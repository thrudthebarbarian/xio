==> flow/design.v <==
`timescale 1ns/1ns
module Aperture
	(
    input	wire			clk,		 
	input	wire			a8_rst_n,	 
	input	wire			a8_rw,  	 
	input 	wire [7:0]		a8_data,	 
	input	wire [15:0]		a8_addr,	 
	input	wire [3:0]		index,		 
	input	wire			aValid,		 
	input 	wire			wValid,		 
	output 	wire			inRange,	 
	output 	reg [7:0]		apCfg,		 
	output 	reg 			apCfgValid,	 
	output	wire [26:0]	    baseAddr	 
	);
	parameter CFG_SPACE = 8'hD7;		 
	parameter RAMH		= 27;			 
    reg		[RAMH-1:0]	sramAddr;		 
	reg		[7:0]		lo;				 
	reg		[7:0]		hi;				 
	reg		[7:0]		stride;			 
	wire loMatch 		= (lo <= a8_addr[15:8]);
	wire hiMatch		= (hi >= a8_addr[15:8]);
	assign inRange		= loMatch & hiMatch & aValid;
	wire addrMatch	= (a8_addr[6:3] == index) & (a8_addr[15:8] == CFG_SPACE);
	assign baseAddr		= sramAddr;
	always @ (posedge clk)
		if (a8_rst_n == 1'b0)
			begin
				sramAddr		<= {RAMH{1'b0}};
				lo				<= 8'b0;
				hi				<= 8'b0;
				apCfgValid		<= 1'b0;
				apCfg			<= 8'hff;
			end
		else if (a8_rw == 1'b0)
			begin
				if (wValid && addrMatch)
					case (a8_addr[3:0])
						4'h0:		sramAddr[RAMH-1:24] 	<= a8_data[RAMH-25:0];
						4'h1:		sramAddr[23:16]			<= a8_data;
						4'h2:		sramAddr[15:8]			<= a8_data;
						4'h3:		sramAddr[7:0]			<= a8_data;
						4'h4:		lo 						<= a8_data;
						4'h5:		hi						<= a8_data;
						4'h6:		stride					<= a8_data;
						default:	lo						<= lo;
					endcase
			end
		else
			begin
				if (aValid && addrMatch)
					begin
						case (a8_addr[3:0])
							4'h0:		apCfg <= 	{5'b0,sramAddr[RAMH-1:RAMH-3]};
							4'h1:		apCfg <= 	sramAddr[23:16];
							4'h2:		apCfg <= 	sramAddr[15:8];
							4'h3:		apCfg <= 	sramAddr[7:0];
							4'h4:		apCfg <= 	lo;
							4'h5:		apCfg <= 	hi;
							4'h6:		apCfg <= 	stride;
							default:	apCfg <=	8'hff;
						endcase
						apCfgValid 			  <= 1'b1;
					end
				else
					apCfgValid <= 1'b0;
			end
endmodule
`timescale 1ns/1ns
module BusMonitor
	(
    input 	wire		clk,				 
	input 	wire		a8_clk,				 
	input	wire		a8_rst_n,			 
	output 	wire		a8_addr_strobe,		 
	output 	wire		a8_write_strobe,	 
	output 	wire		a8_read_strobe,		 
	output 	wire		a8_clk_falling		 
	);
	localparam 	TICK_BITS				= 7;		 
	localparam 	TICK_ADDRESS_VALID		= 30;		 
	localparam 	TICK_WRITE_VALID		= 71;		 
	localparam 	TICK_READ_VALID			= 82;		 
	reg [2:0] clkDetect;  
	always @(posedge clk) 
		if (a8_rst_n == 1'b0)
			clkDetect <= 3'b0;
		else
			clkDetect <= {clkDetect[1:0], a8_clk};
	wire a8_clk_rising		= (clkDetect[2:1]==2'b01);   
	assign a8_clk_falling	= (clkDetect[2:1]==2'b10);  
	reg  [1:0] 	validClocks;
	always @(posedge clk)
		if (a8_rst_n == 1'b0)
			validClocks <= 2'b00;
		else
			begin
				if (a8_clk_rising == 1'b1)
					validClocks[0] <= 1'b1;
				if (a8_clk_falling == 1'b1)
					validClocks[1] <= 1'b1;
			end
	wire clkValid = validClocks[0] | validClocks[1];
	wire a8_clk_rising_valid		= a8_clk_rising & clkValid;   
	wire a8_clk_falling_valid		= a8_clk_falling & clkValid;  
	reg	[TICK_BITS-1:0]			ticks;					 
	always @ (posedge clk)
		if (a8_rst_n == 1'b0)
			begin
				ticks	<= {TICK_BITS{1'b0}};
			end
		else
			begin
				if (a8_clk_falling_valid == 1'b1)
					begin
						ticks 	<= {TICK_BITS{1'b0}};
					end
				else
					ticks	<= ticks + 7'b1;
			end
	assign a8_addr_strobe 	= (ticks == TICK_ADDRESS_VALID);
	assign a8_write_strobe	= (ticks == TICK_WRITE_VALID);
	assign a8_read_strobe	= (ticks == TICK_READ_VALID);
endmodule
`timescale 1ns/1ns
module PriorityEncoder 
	(
  	input wire 	[7:0] 	bits,				 
  	output reg 	[3:0] 	index				 
  	);
  	always @ * 
  		begin
  			casez (bits)
				8'b1zzzzzzz : index = 4'h7;
				8'b01zzzzzz : index = 4'h6;
				8'b001zzzzz : index = 4'h5;
				8'b0001zzzz : index = 4'h4;
				8'b00001zzz : index = 4'h3;
				8'b000001zz : index = 4'h2;
				8'b0000001z : index = 4'h1;
				8'b00000001 : index = 4'h0;
				default		: index = 4'h8;
    		endcase
  		end
endmodule
`timescale 1ns/1ns
module xio
	#(parameter ANUM=8)					 
    (
    input               clk,             
	input				a8_clk,			 
	input               a8_rst_n,        
	input				a8_halt_n,	     
  	input				a8_ref_n,	     
 	input				a8_rw,		     
    input				a8_rd5,			 
	input				a8_rd4,			 
    input               a8_s4_n,         
    input               a8_s5_n,         
	output  reg			a8_irq_n,		 
	output   			a8_mpd_n,		 
	output   			a8_extsel_n,	 
	input	    [15:0]	a8_addr,	     
   	inout	    [7:0]   a8_data,	     
    output  reg         a8_data_oe       
    );
	genvar i;
    wire 		a8_addr_strobe;
    wire		a8_read_strobe;
    wire		a8_write_strobe;		
	wire		a8_clk_falling;
	BusMonitor busMon
		(
		.clk(clk),
		.a8_clk(a8_clk),
		.a8_rst_n(a8_rst_n),
		.a8_addr_strobe(a8_addr_strobe),
		.a8_write_strobe(a8_write_strobe),
		.a8_read_strobe(a8_read_strobe),
		.a8_clk_falling(a8_clk_falling)
		);
	wire [ANUM-1:0] inRange;			 
	wire [7:0] apCfg [0:ANUM-1];		 
	wire apCfgValid[ANUM-1:0];			 
	wire [26:0] apBase [0:ANUM-1];		 
	generate for (i=0; i<ANUM; i=i+1)
		begin :aperture_gen
			Aperture aperture
				(
				.clk(clk),
				.a8_rst_n(a8_rst_n),
				.a8_rw(a8_rw),
				.a8_data(a8_data),
				.wValid(a8_write_strobe),
				.aValid(a8_addr_strobe),
				.a8_addr(a8_addr),
				.index(i[3:0]),
				.inRange(inRange[i]),
				.apCfg(apCfg[i]),
				.apCfgValid(apCfgValid[i]),
				.baseAddr(apBase[i])
				);
		end
	endgenerate
   	wire [$clog2(ANUM):0] apIndex;
    PriorityEncoder pEnc
    	(
    	.bits(inRange),
    	.index(apIndex)
    	);
	wire        sdramRdy = 1'b1;
    reg [26:0] 	sdramAddr;
	reg 		sdramValid;
	always @(posedge clk)
		if (a8_rst_n == 1'b0)
			begin
				sdramAddr 	<= 27'b0;
				sdramValid	<= 1'b0;
			end
		else if (apIndex[3] == 1'b1)
			begin
				if (a8_clk_falling)
					sdramValid		<= 1'b0;
			end
		else
			begin
				sdramValid 	<= sdramRdy;
                sdramAddr   <= apBase[apIndex[2:0]] + a8_addr[7:0];
			end
	reg 		extAccessValid;
	always @(posedge clk)
		if (a8_rst_n == 1'b0)
			extAccessValid	<= 1'b0;
		else if (apIndex[3] == 1'b1)
			begin
				if (a8_read_strobe)
					extAccessValid	<= 1'b0;
			end
		else
			extAccessValid  <= 1'b1;
    wire sdramRead 	    = (a8_rw == 1'b1) & extAccessValid;
    assign a8_mpd_n		    = ~sdramRead;
    assign a8_extsel_n	    = ~sdramRead;
    wire sdramWrite       = (a8_rw == 1'b0) & extAccessValid;
endmodule
* From RTL to reports: xio *
The steps from the RTL of xio to its reports follow in flow order.
Lines are those of the file above, counted from 1.
Operators: Yosys type, input widths -> output width; for muxes data width and select width s.
Cell names lack the library's common part.
A cell with -- has no value.

inputs
  top = xio
  clock input = clk
  library = sky130hd
  timing corner = tt_025C_1v80

* After elaboration *
Source: Yosys, flattened and elaborated, memories not mapped. Widths are those after wreduce. Registers that Yosys merges into a memory's read port (data or address) are not register bits. Print and check cells do not count. Equal cells are merged and count once.

cells by class
  order comparisons = 16
  eq/ne operators = 23
  bitwise operators = 30
  reductions and logical operators = 26
  mux-type cells = 3
  add/sub/neg operators = 1

operator list
  cell                 number
  $ge 8x8->1           8
  $le 8x8->1           8
  $reduce_and 3->1     16
  $pmux 4 s8           1
  $and 1x1->1          26
  $eq 4x3->1 const B   6
  $eq 7x7->1 const B   2
  $logic_and 1x1->1    8
  $eq 4x1->1 const B   2
  $eq 4x2->1 const B   2
  $eq 8x1->1 const B   1
  $eq 8x8->1 const B   1
  $add 7x1->7 const B  1
  $eq 7x1->1 const B   1
  $eq 7x5->1 const B   1
  $eq 6x1->1 const B   1
  $eq 5x1->1 const B   1
  $eq 2x1->1 const B   2
  $logic_not 4->1      1
  $not 1->1            3
  $eq 3x1->1 const B   1
  $eq 2x2->1 const B   1
  $ne 2x2->1 const B   1
  $reduce_or 2->1      1
  $mux 1               2
  $or 1x1->1           1

storage and ports
  elaborated cells = 120
  output and inout bits = 12
  input port bits = 26
  register bits = 141

* Longest topological paths *
Depth = most cells in a row (Yosys ltp): at word level without a register or memory, in the mapped netlist without a sequential cell, where the memories' decode and read muxes count.

depth
  word-level depth = 6
  ABC_AREA = 0
  gate-level depth with buffers = 9

* After synthesis *
Source: synth_stat.txt of the flow (Yosys; design flattened, memories mapped). It holds for the ABC_AREA given above (unset counts as 0); a run with the other value may have another netlist.
The area totals of this step are shown rounded.

cells by type
  type       number
  dfxtp_1    141
  ha_1       130
  mux2i_1    56
  and2_1     67
  nor2b_1    62
  a21oi_1    49
  nand2_1    61
  o21ai_0    30
  inv_1      34
  nand4_1    17
  clkbuf_1   24
  nor2_1     21
  a2111oi_0  8
  a211oi_1   8
  a21boi_1   8
  o41ai_1    5
  nor4_4     2
  nand3b_1   5

Not listed: further types 28, cells in them 53.

mapped netlist
  buffer cells = 32
  mapped area = 0.00755 mm²
  mapped flip-flops = 141
  cells in the netlist = 781

The figures by module come from a second, unflattened synthesis with its own total; it is not the netlist above.

unflattened totals
  cell total of the unflattened synthesis = 2527
  area (unflattened synthesis) = 0.0256 mm²

Each row is one instance without its submodules.

by module
  module           area (mm²)  cells  times used
  Aperture         0.00313     307    8
  BusMonitor       0.000474    50     1
  PriorityEncoder  0.0000701   12     1
  xio              0.0000676   9      1

* Path before layout *
Path of least setup slack by OpenSTA after synthesis, without wires, with an ideal clock, recovery checks aside; 20% of the period is set as input and as output delay. Where synthesis merged equal registers, the netlist keeps one of their names.

path after synthesis
  path kind = input to register
  start point = input port a8_addr[13]
  end point = register aperture_gen[2].aperture.lo[0]
  slack = 0.310 ns
  launch time at the first pin = 0.548 ns
  period = 2.74 ns
  data arrival time = 2.314 ns
  path delay = 1.882 ns
  library setup time = 0.116 ns
  stages = 8
  input delay = 0.548 ns
  period reached after synthesis = 2.43 ns

"path delay" is the arrival time less input delay plus setup time.
"stages" counts driving pins, that of a launching flip-flop among them; a cell with two outputs on the path counts twice.
"period reached after synthesis" is the clock period less the worst setup slack; recovery checks do not enter. This is arithmetic on one report: input and output delays are still those of the set period (20% each).
The rows between start and end are the longest chain of elaborated cells between them; the timing report does not say that the signal goes this way. Where chains are equally long, one stands for them.
A line is the first line of the expression or statement that the cell stems from. Yosys adds cells for indexed reads and writes and turns some case tables into memories.
A register here has more assigning lines than the two given.

on the way, after synthesis
  cell sequence = inv_1 > nand4_1 > or3_1 > buf_4 > or4b_1 > buf_6 > mux2i_1 > nor2b_1
  length of the longest elaborated chain = 4
  elaborated cells on any way between the ends = 4
  source lines of those cells = 2
  classes of those cells = eq/ne: 1; logic: 1; reduce/logical: 2

RTL lines, path after synthesis
  what                line  RTL
  start: declaration  165   input [15:0] a8_addr,
  $eq 8x8->1          26    wire addrMatch = (a8_addr[6:3] == index) & (a8_addr[15:8] == CFG_SPACE);
  $and 1x1->1         26
  $logic_and 1x1->1   39    if (wValid && addrMatch)
  $reduce_and 3->1    --
  end: assignment     45    4'h4: lo <= a8_data;
  end: assignment     48    default: lo <= lo;
  end: declaration    20    reg [7:0] lo;

Appendix: runs

Below are 2 stored runs of the flow (Yosys, OpenROAD; platform sky130hd) on xio, each with its settings, unordered. Constraints: input delay and output delay 20% of the set period each, output load 0.01 pF.
Among the settings, -- means not set for that run.

setting or result       entry A  entry B
period_ns               2.4      2.57
SETUP_SLACK_MARGIN      0.37     0.23
CAP_MARGIN              20       35
CORE_MARGIN             2        2
CORE_UTILIZATION        40       67
SLEW_MARGIN             20       40
PLACE_DENSITY_LB_ADDON  --       0.09
CORE_ASPECT_RATIO       --       1.29
GPL_ROUTABILITY_DRIVEN  --       0
MIN_ROUTING_LAYER       --       met1
MAX_ROUTING_LAYER       --       met4

Entry A: no results, routing failed with RSZ-0074
Entry B: no results, routing failed with RSZ-0074
